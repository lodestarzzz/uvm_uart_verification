==> flow/design.v <==
module apb_uart_top #(
    parameter CLK_FREQ  = 50000000,
    parameter BAUD_RATE = 9600
)(
    input  wire        pclk,     
    input  wire        presetn,  
    input  wire [31:0] paddr,    
    input  wire        psel,     
    input  wire        penable,  
    input  wire        pwrite,   
    input  wire [31:0] pwdata,   
    output reg  [31:0] prdata,   
    output wire        pready,   
    output wire        uart_tx,
    input  wire        uart_rx
);
    reg        tx_start_reg;  
    reg  [7:0] tx_data_reg;
    wire       tx_active;
    wire       rx_done;
    wire [7:0] rx_data;
    assign pready = 1'b1; 
    uart_top #(
        .CLK_FREQ (CLK_FREQ),
        .BAUD_RATE(BAUD_RATE)
    ) u_core (
        .clk      (pclk),        
        .rst_n    (presetn),     
        .tx_start (tx_start_reg),  
        .tx_data  (tx_data_reg),   
        .tx_active(tx_active),     
        .uart_tx  (uart_tx),       
        .uart_rx  (uart_rx),       
        .rx_done  (rx_done),       
        .rx_data  (rx_data)        
    );
    always @(posedge pclk or negedge presetn) begin
        if (!presetn) begin
            tx_start_reg <= 1'b0;
            tx_data_reg  <= 8'h00;
        end else begin
            if (tx_start_reg) 
                tx_start_reg <= 1'b0;
            if (psel && penable && pwrite) begin
                case (paddr[7:0])  
                    8'h00: begin  
                        tx_data_reg  <= pwdata[7:0];  
                        tx_start_reg <= 1'b1;         
                    end
                    default: ;
                endcase
            end
        end
    end
    always @(posedge pclk or negedge presetn) begin
        if (!presetn) begin
            prdata <= 32'h0;
        end else begin
            if (psel && !pwrite) begin  
                case (paddr[7:0])
                    8'h00: begin  
                        prdata <= {24'h0, rx_data}; 
                    end
                    8'h04: begin  
                        prdata <= {30'h0, rx_done, tx_active};
                    end
                    default: prdata <= 32'h0;
                endcase
            end
        end
    end
endmodule
module baud_rate_gen #(
    parameter CLK_FREQ = 50000000,
    parameter BAUD_RATE = 9600
)(
    input  wire clk,
    input  wire rst_n,
    output reg  rx_clk_en,  
    output reg  tx_clk_en   
);
    localparam RX_ACC_MAX = CLK_FREQ / (BAUD_RATE * 16);
    localparam TX_ACC_MAX = CLK_FREQ / BAUD_RATE;
    reg [15:0] rx_acc;
    reg [15:0] tx_acc;
    always @(posedge clk or negedge rst_n) begin
        if (!rst_n) begin
            rx_acc <= 0;
            rx_clk_en <= 0;
        end else begin
            if (rx_acc == RX_ACC_MAX[15:0] - 1) begin
                rx_acc <= 0;
                rx_clk_en <= 1'b1;
            end else begin
                rx_acc <= rx_acc + 1;
                rx_clk_en <= 1'b0;
            end
        end
    end
    always @(posedge clk or negedge rst_n) begin
        if (!rst_n) begin
            tx_acc <= 0;
            tx_clk_en <= 0;
        end else begin
            if (tx_acc == TX_ACC_MAX[15:0] - 1) begin
                tx_acc <= 0;
                tx_clk_en <= 1'b1;
            end else begin
                tx_acc <= tx_acc + 1;
                tx_clk_en <= 1'b0;
            end
        end
    end
endmodule
module uart_rx (
    input  wire       clk,
    input  wire       rst_n,
    input  wire       rx_clk_en,  
    input  wire       uart_rx,
    output reg        rx_done,
    output reg  [7:0] rx_data
);
    localparam STATE_IDLE  = 3'd0;
    localparam STATE_START = 3'd1;
    localparam STATE_DATA  = 3'd2;
    localparam STATE_STOP  = 3'd3;
    reg [2:0] state;
    reg [3:0] sample_cnt;  
    reg [2:0] bit_idx;
    reg [7:0] scratch_data;
    always @(posedge clk or negedge rst_n) begin
        if (!rst_n) begin
            state <= STATE_IDLE;
            rx_done <= 1'b0;
            rx_data <= 0;
            sample_cnt <= 0;
            bit_idx <= 0;
        end else if (rx_clk_en) begin
            case (state)
                STATE_IDLE: begin
                    rx_done <= 1'b0;
                    if (uart_rx == 1'b0) begin  
                        state <= STATE_START;
                        sample_cnt <= 0;
                    end
                end
                STATE_START: begin
                    if (sample_cnt == 4'd7) begin  
                        if (uart_rx == 1'b0) begin
                            sample_cnt <= 0;
                            state <= STATE_DATA;
                        end else begin
                            state <= STATE_IDLE;  
                        end
                    end else begin
                        sample_cnt <= sample_cnt + 1;
                    end
                end
                STATE_DATA: begin
                    if (sample_cnt == 4'd15) begin
                        sample_cnt <= 0;
                        scratch_data[bit_idx] <= uart_rx;
                        if (bit_idx == 3'd7) begin
                            bit_idx <= 0;
                            state <= STATE_STOP;
                        end else begin
                            bit_idx <= bit_idx + 1;
                        end
                    end else begin
                        sample_cnt <= sample_cnt + 1;
                    end
                end
                STATE_STOP: begin
                    if (sample_cnt == 4'd15) begin
                        state <= STATE_IDLE;
                        rx_data <= scratch_data;
                        rx_done <= 1'b1;
                    end else begin
                        sample_cnt <= sample_cnt + 1;
                    end
                end
                default: state <= STATE_IDLE;
            endcase
        end
    end
endmodule
module uart_top #(
    parameter CLK_FREQ = 50000000,
    parameter BAUD_RATE = 9600
)(
    input  wire       clk,
    input  wire       rst_n,
    input  wire       tx_start,
    input  wire [7:0] tx_data,
    output wire       tx_active,
    output wire       uart_tx, 
    input  wire       uart_rx, 
    output wire       rx_done,
    output wire [7:0] rx_data
);
    wire rx_clk_en;
    wire tx_clk_en;
    baud_rate_gen #(
        .CLK_FREQ(CLK_FREQ),
        .BAUD_RATE(BAUD_RATE)
    ) u_baud_gen (
        .clk(clk),
        .rst_n(rst_n),
        .rx_clk_en(rx_clk_en),
        .tx_clk_en(tx_clk_en)
    );
    uart_tx u_tx (
        .clk(clk),
        .rst_n(rst_n),
        .tx_clk_en(tx_clk_en),
        .tx_start(tx_start),
        .tx_data(tx_data),
        .tx_active(tx_active),
        .uart_tx(uart_tx)
    );
    uart_rx u_rx (
        .clk(clk),
        .rst_n(rst_n),
        .rx_clk_en(rx_clk_en),
        .uart_rx(uart_rx),
        .rx_done(rx_done),
        .rx_data(rx_data)
    );
endmodule
module uart_tx (
    input  wire       clk,
    input  wire       rst_n,
    input  wire       tx_clk_en,
    input  wire       tx_start,
    input  wire [7:0] tx_data,
    output reg        tx_active,
    output reg        uart_tx
);
    localparam STATE_IDLE  = 3'd0;
    localparam STATE_START = 3'd1;
    localparam STATE_DATA  = 3'd2;
    localparam STATE_STOP  = 3'd3;
    reg [2:0] state;
    reg [2:0] bit_idx;
    reg [7:0] data_temp;
    always @(posedge clk or negedge rst_n) begin
        if (!rst_n) begin
            state <= STATE_IDLE;
            uart_tx <= 1'b1;  
            tx_active <= 1'b0;
            bit_idx <= 0;
            data_temp <= 0;
        end else if (tx_clk_en) begin
            case (state)
                STATE_IDLE: begin
                    uart_tx <= 1'b1;
                    if (tx_start) begin
                        state <= STATE_START;
                        data_temp <= tx_data;
                        tx_active <= 1'b1;
                    end else begin
                         tx_active <= 1'b0;
                    end
                end
                STATE_START: begin
                    uart_tx <= 1'b0;  
                    state <= STATE_DATA;
                end
                STATE_DATA: begin
                    uart_tx <= data_temp[bit_idx];
                    if (bit_idx == 3'd7) begin
                        bit_idx <= 0;
                        state <= STATE_STOP;
                    end else begin
                        bit_idx <= bit_idx + 1;
                    end
                end
                STATE_STOP: begin
                    uart_tx <= 1'b1;  
                    state <= STATE_IDLE;
                    tx_active <= 1'b0;
                end
                default: state <= STATE_IDLE;
            endcase
        end else if (state == STATE_IDLE && tx_start) begin
             data_temp <= tx_data; 
             tx_active <= 1'b1;
        end
    end
endmodule
# From RTL to reports: apb_uart_top
# Tool output for the design above, in the order of the flow.
# Line numbers count from 1 in the design file above.
# Operators carry their Yosys type and port widths (W data, S select, Z words).
# Cell names lack the library's common part.
# The mark - stands for no value.
dict set report setup {
  design {apb_uart_top}
  clk_port {pclk}
  lib {sky130hd}
  pvt_corner {tt_025C_1v80}
}

# Word-level counts
# Source: Yosys, flattened and elaborated, memories not mapped. Widths are those after wreduce. Registers that Yosys merges into a memory's read port (data or address) are not register bits. Print and check cells do not count. Equal cells are merged and count once.
dict set report op_classes {
  addsub 6
  equal 24
  shift 3
  n_mux 35
  bitwise 3
  reduce_and_logical 25
}
# operator count
set op_table {}
lappend op_table {{$add A16 B1 Y16 const B} 2}
lappend op_table {{$mux W16} 2}
lappend op_table {{$mux W8} 4}
lappend op_table {{$mux W3} 9}
lappend op_table {{$ne A2 B2 Y1 const B} 10}
lappend op_table {{$reduce_and A3 Y1} 6}
lappend op_table {{$eq A16 B13 Y1 const B} 1}
lappend op_table {{$eq A16 B9 Y1 const B} 1}
lappend op_table {{$pmux W8 S2} 1}
lappend op_table {{$pmux W4 S4} 1}
lappend op_table {{$mux W4} 4}
lappend op_table {{$eq A3 B2 Y1 const B} 4}
lappend op_table {{$pmux W3 S4} 1}
lappend op_table {{$pmux W3 S3} 1}
lappend op_table {{$shift A1 B4 Y8} 1}
lappend op_table {{$shift A1 B4 Y8 const A} 1}
lappend op_table {{$reduce_and A2 Y1} 4}
lappend op_table {{$eq A8 B3 Y1 const B} 1}
lappend op_table {{$shiftx A8 B3 Y1} 1}
lappend op_table {{$and A8 B8 Y8} 1}
lappend op_table {{$or A8 B8 Y8} 1}
lappend op_table {{$not A8 Y8} 1}
lappend op_table {{$logic_not A8 Y1} 1}
lappend op_table {{$mux W1} 8}
lappend op_table {{$add A3 B1 Y3 const B} 2}
lappend op_table {{$eq A3 B1 Y1 const B} 2}
lappend op_table {{$eq A3 B3 Y1 const B} 2}
lappend op_table {{$logic_not A3 Y1} 2}
# Not listed: further kinds 16, cells in them 21.
dict set report bits {
  reg_bits 118
  input_bits 70
  out_inout_bits 34
  elab_cells 114
}

# Logic depth
# Longest topological path by Yosys (ltp), each cell counted once; first at word level (registers and memories cut), then after technology mapping (sequential cells cut; the memories' decode and read muxes count).
dict set report depth {
  word_depth 5
  ABC_AREA 0
  ltp_mapped 6
  depth_no_buf 6
}

# Netlist
# The flow's flattened synthesis, as Yosys stat reports it; memories are mapped. The netlist is that of the ABC_AREA named above (0 if unset); the other value can give another one.
dict set report synth_totals {
  mapped_cells 401
  area_um2 4558.1
  seqArea_um2 2446.1
  flip_flops 96
  buffers 32
}
# cell count area_total_um2
set types {}
lappend types {dfrtp_1 85 2127.04}
lappend types {mux2_2 30 337.824}
lappend types {edfxtp_1 8 240.23}
lappend types {buf_4 25 187.68}
lappend types {nand2_1 43 161.405}
lappend types {ha_1 11 137.632}
lappend types {xnor2_1 15 131.376}
lappend types {a22o_1 13 113.859}
lappend types {xor2_1 12 105.101}
lappend types {nand3_1 18 90.086}
lappend types {nor2_1 23 86.333}
lappend types {o21ai_0 17 85.082}
lappend types {dfstp_2 3 78.826}
lappend types {nor3_1 13 65.062}
lappend types {inv_1 12 45.043}
lappend types {mux4_2 2 45.043}
lappend types {and3_1 6 37.536}
lappend types {a21oi_1 7 35.034}
# Not listed: further types 30, cells in them 58.
# By module: a second synthesis without flattening, with its own total; a netlist apart from the flattened one above.
dict set report hier_totals {
  cells_unflattened 409
  hier_area_um2 4678.2
}
# Rows give one instance, submodules left out.
# mod instances cells area_um2 mod_seq_area_um2
set modules {}
lappend modules {baud_rate_gen 1 138 1534.0 850.8}
lappend modules {uart_rx 1 125 1456.4 742.0}
lappend modules {apb_uart_top 1 87 927.1 425.4}
lappend modules {uart_tx 1 59 760.7 427.9}
lappend modules {uart_top 1 0 0.0 0.0}

# Worst setup path after synthesis
# OpenSTA on the mapped netlist: ideal clock, no wires. The path of least setup slack (recovery checks aside). Input and output delay are each 20% of the period. Register names are those of the netlist, which keeps one name where synthesis merged equal registers.
dict set report synth_timing {
  kind {register to register}
  start {register u_core.u_rx.bit_idx[0]}
  end {register u_core.u_rx.scratch_data[4]}
  clock_period_ns 2.24
  setup_ns 0.260
  t_first_pin_ns 0.000
  arrival_ns 1.596
  required_ns 1.980
  setup_slack_ns 0.384
  path_delay_ns 1.856
  stages 6
  n_path_buf 0
  period_less_setup_slack_ns 1.856
}
# "path_delay_ns" is the arrival time less input delay plus setup time.
# "stages": output pins that drive a net of the path, with the launching flip-flop's if there is one; two outputs of one cell count as two.
# "period_less_setup_slack_ns" is the clock period less the worst setup slack; recovery checks do not enter. This is arithmetic on one report: input and output delays are still those of the set period (20% each).
# Between the ends stands the longest chain of elaborated cells between them, by number of cells; it is not shown to be the way that was timed. Of several equally long chains one is given.
# Each line given opens the expression or statement behind the cell; cells for indexed reads and writes are added by Yosys, which also makes memories of some case tables.
# At most two assigning lines are given for a register; there are more.
dict set report synth_via {
  cell_sequence {dfrtp_1 -> inv_1 -> ha_1 -> xor2_1 -> nor4_1 -> mux2_2}
  elab_chain_cells 5
  cells_between 6
  cone_lines 1
  cone_classes {add/sub (1); shift (2); logic (3)}
}
# element line_no
set synth_lines {}
lappend synth_lines {{start, declared} 129} ;# reg [2:0] bit_idx;
lappend synth_lines {{start, assigned} 137} ;# bit_idx <= 0;
lappend synth_lines {{start, assigned} 167} ;# bit_idx <= bit_idx + 1;
lappend synth_lines {{$neg A3 Y4} 162} ;# scratch_data[bit_idx] <= uart_rx;
lappend synth_lines {{$shift A1 B4 Y8} 162}
lappend synth_lines {{$not A8 Y8} 162}
lappend synth_lines {{$and A8 B8 Y8} 162}
lappend synth_lines {{$or A8 B8 Y8} 162}
lappend synth_lines {{end, assigned} 162}
lappend synth_lines {{end, declared} 130} ;# reg [7:0] scratch_data;

# Path in the finished layout
# From the final timing report of run 1: the path of least setup slack in the routed layout; clock arrival at registers is part of the times.
dict set report layout_timing {
  kind {register to register}
  start {register u_core.u_rx.bit_idx[0]}
  end {register u_core.u_rx.scratch_data[4]}
  clock_period_ns 2.79
  setup_ns 0.24
  t_first_pin_ns 0.37
  arrival_ns 2.24
  required_ns 2.91
  setup_slack_ns 0.67
  stages 6
  n_path_buf 0
}
# Between the ends stands the longest chain of elaborated cells between them, by number of cells; it is not shown to be the way that was timed. Of several equally long chains one is given.
# At most two assigning lines are given for a register; there are more.
dict set report layout_via {
  cell_sequence {dfrtp_1 -> inv_1 -> ha_1 -> xor2_1 -> nor4_1 -> mux2_2}
  elab_chain_cells 5
  cells_between 6
  cone_lines 1
  cone_classes {add/sub (1); shift (2); logic (3)}
}
# element line_no
set layout_lines {}
lappend layout_lines {{start, declared} 129} ;# reg [2:0] bit_idx;
lappend layout_lines {{start, assigned} 137} ;# bit_idx <= 0;
lappend layout_lines {{start, assigned} 167} ;# bit_idx <= bit_idx + 1;
lappend layout_lines {{$neg A3 Y4} 162} ;# scratch_data[bit_idx] <= uart_rx;
lappend layout_lines {{$shift A1 B4 Y8} 162}
lappend layout_lines {{$not A8 Y8} 162}
lappend layout_lines {{$and A8 B8 Y8} 162}
lappend layout_lines {{$or A8 B8 Y8} 162}
lappend layout_lines {{end, assigned} 162}
lappend layout_lines {{end, declared} 130} ;# reg [7:0] scratch_data;

==> results <==
Record of 2 stored runs of the RTL-to-layout flow on apb_uart_top, platform sky130hd. The runs are unordered. Constraints: input delay and output delay 20% of the set period each, output load 0.01 pF.
"worst_path_time_ns" means the part of the period allowed to the worst setup path (the constraints hold back 20% at inputs and 20% at outputs) less its slack; where the path has registers, the arrival times of their clocks count too.
"power_uw" rests on the timing tool's default activity at the inputs, not on a simulated workload.

# run 1
==> flow/run.sh <==
#!/bin/bash
# the make line also repeats the synthesis and layout settings of config.mk as NAME=value (left out here)
make -C /OpenROAD-flow-scripts/flow DESIGN_CONFIG=/design/flow/config.mk WORK_HOME=/design/flow/orfs CLKGATE_MAP_FILE= finish
==> flow/config.mk <==
export PLATFORM = sky130hd
export DESIGN_NAME = apb_uart_top
export DESIGN_NICKNAME = apb_uart_top
export VERILOG_FILES = /design/flow/design.v
export SDC_FILE = /design/flow/constraint.sdc
export NUM_CORES = 4
export LEC_CHECK = 0
export CAP_MARGIN = 40
export CELL_PAD_IN_SITES_DETAIL_PLACEMENT = 1
export CELL_PAD_IN_SITES_GLOBAL_PLACEMENT = 0
export CORE_MARGIN = 10
export CORE_UTILIZATION = 46
export CTS_CLUSTER_SIZE = 84
export MAX_ROUTING_LAYER = met5
export MIN_ROUTING_LAYER = met1
export PLACE_DENSITY_LB_ADDON = 0.04
export SETUP_SLACK_MARGIN = -0.26
export SLEW_MARGIN = 20
export TNS_END_PERCENT = 55
==> flow/constraint.sdc <==
create_clock -name core_clock -period 2.79 [get_ports {pclk}]
set_input_delay 0.5580 -clock core_clock [delete_from_list [all_inputs] [get_ports {pclk}]]
set_output_delay 0.5580 -clock core_clock [all_outputs]
set_load 0.01 [all_outputs]

==> run 1: results <==
power_uw=2470
final_setup_ws_ns=0.668
worst_path_time_ns=2.12
worst_path_kind="register to register"
yosys.chip_area_um2=4558.1
timing.setup.tns_ns=0.000
die_footprint_um2=14291.0
finish.stdcell_area_um2=5126.2

# run 2
==> flow/run.sh <==
#!/bin/bash
# the make line also repeats the synthesis and layout settings of config.mk as NAME=value (left out here)
make -C /OpenROAD-flow-scripts/flow DESIGN_CONFIG=/design/flow/config.mk WORK_HOME=/design/flow/orfs CLKGATE_MAP_FILE= finish
==> flow/config.mk <==
export PLATFORM = sky130hd
export DESIGN_NAME = apb_uart_top
export DESIGN_NICKNAME = apb_uart_top
export VERILOG_FILES = /design/flow/design.v
export SDC_FILE = /design/flow/constraint.sdc
export NUM_CORES = 4
export LEC_CHECK = 0
export CAP_MARGIN = 5
export CELL_PAD_IN_SITES_DETAIL_PLACEMENT = 2
export CORE_MARGIN = 5
export CORE_UTILIZATION = 69
export CTS_CLUSTER_DIAMETER = 222
export PLACE_DENSITY_LB_ADDON = 0.15
export SLEW_MARGIN = 20
==> flow/constraint.sdc <==
create_clock -name core_clock -period 1.56 [get_ports {pclk}]
set_input_delay 0.3120 -clock core_clock [delete_from_list [all_inputs] [get_ports {pclk}]]
set_output_delay 0.3120 -clock core_clock [all_outputs]
set_load 0.01 [all_outputs]

==> run 2: results <==
outcome="no final report: placement broke off with DPL-0033"
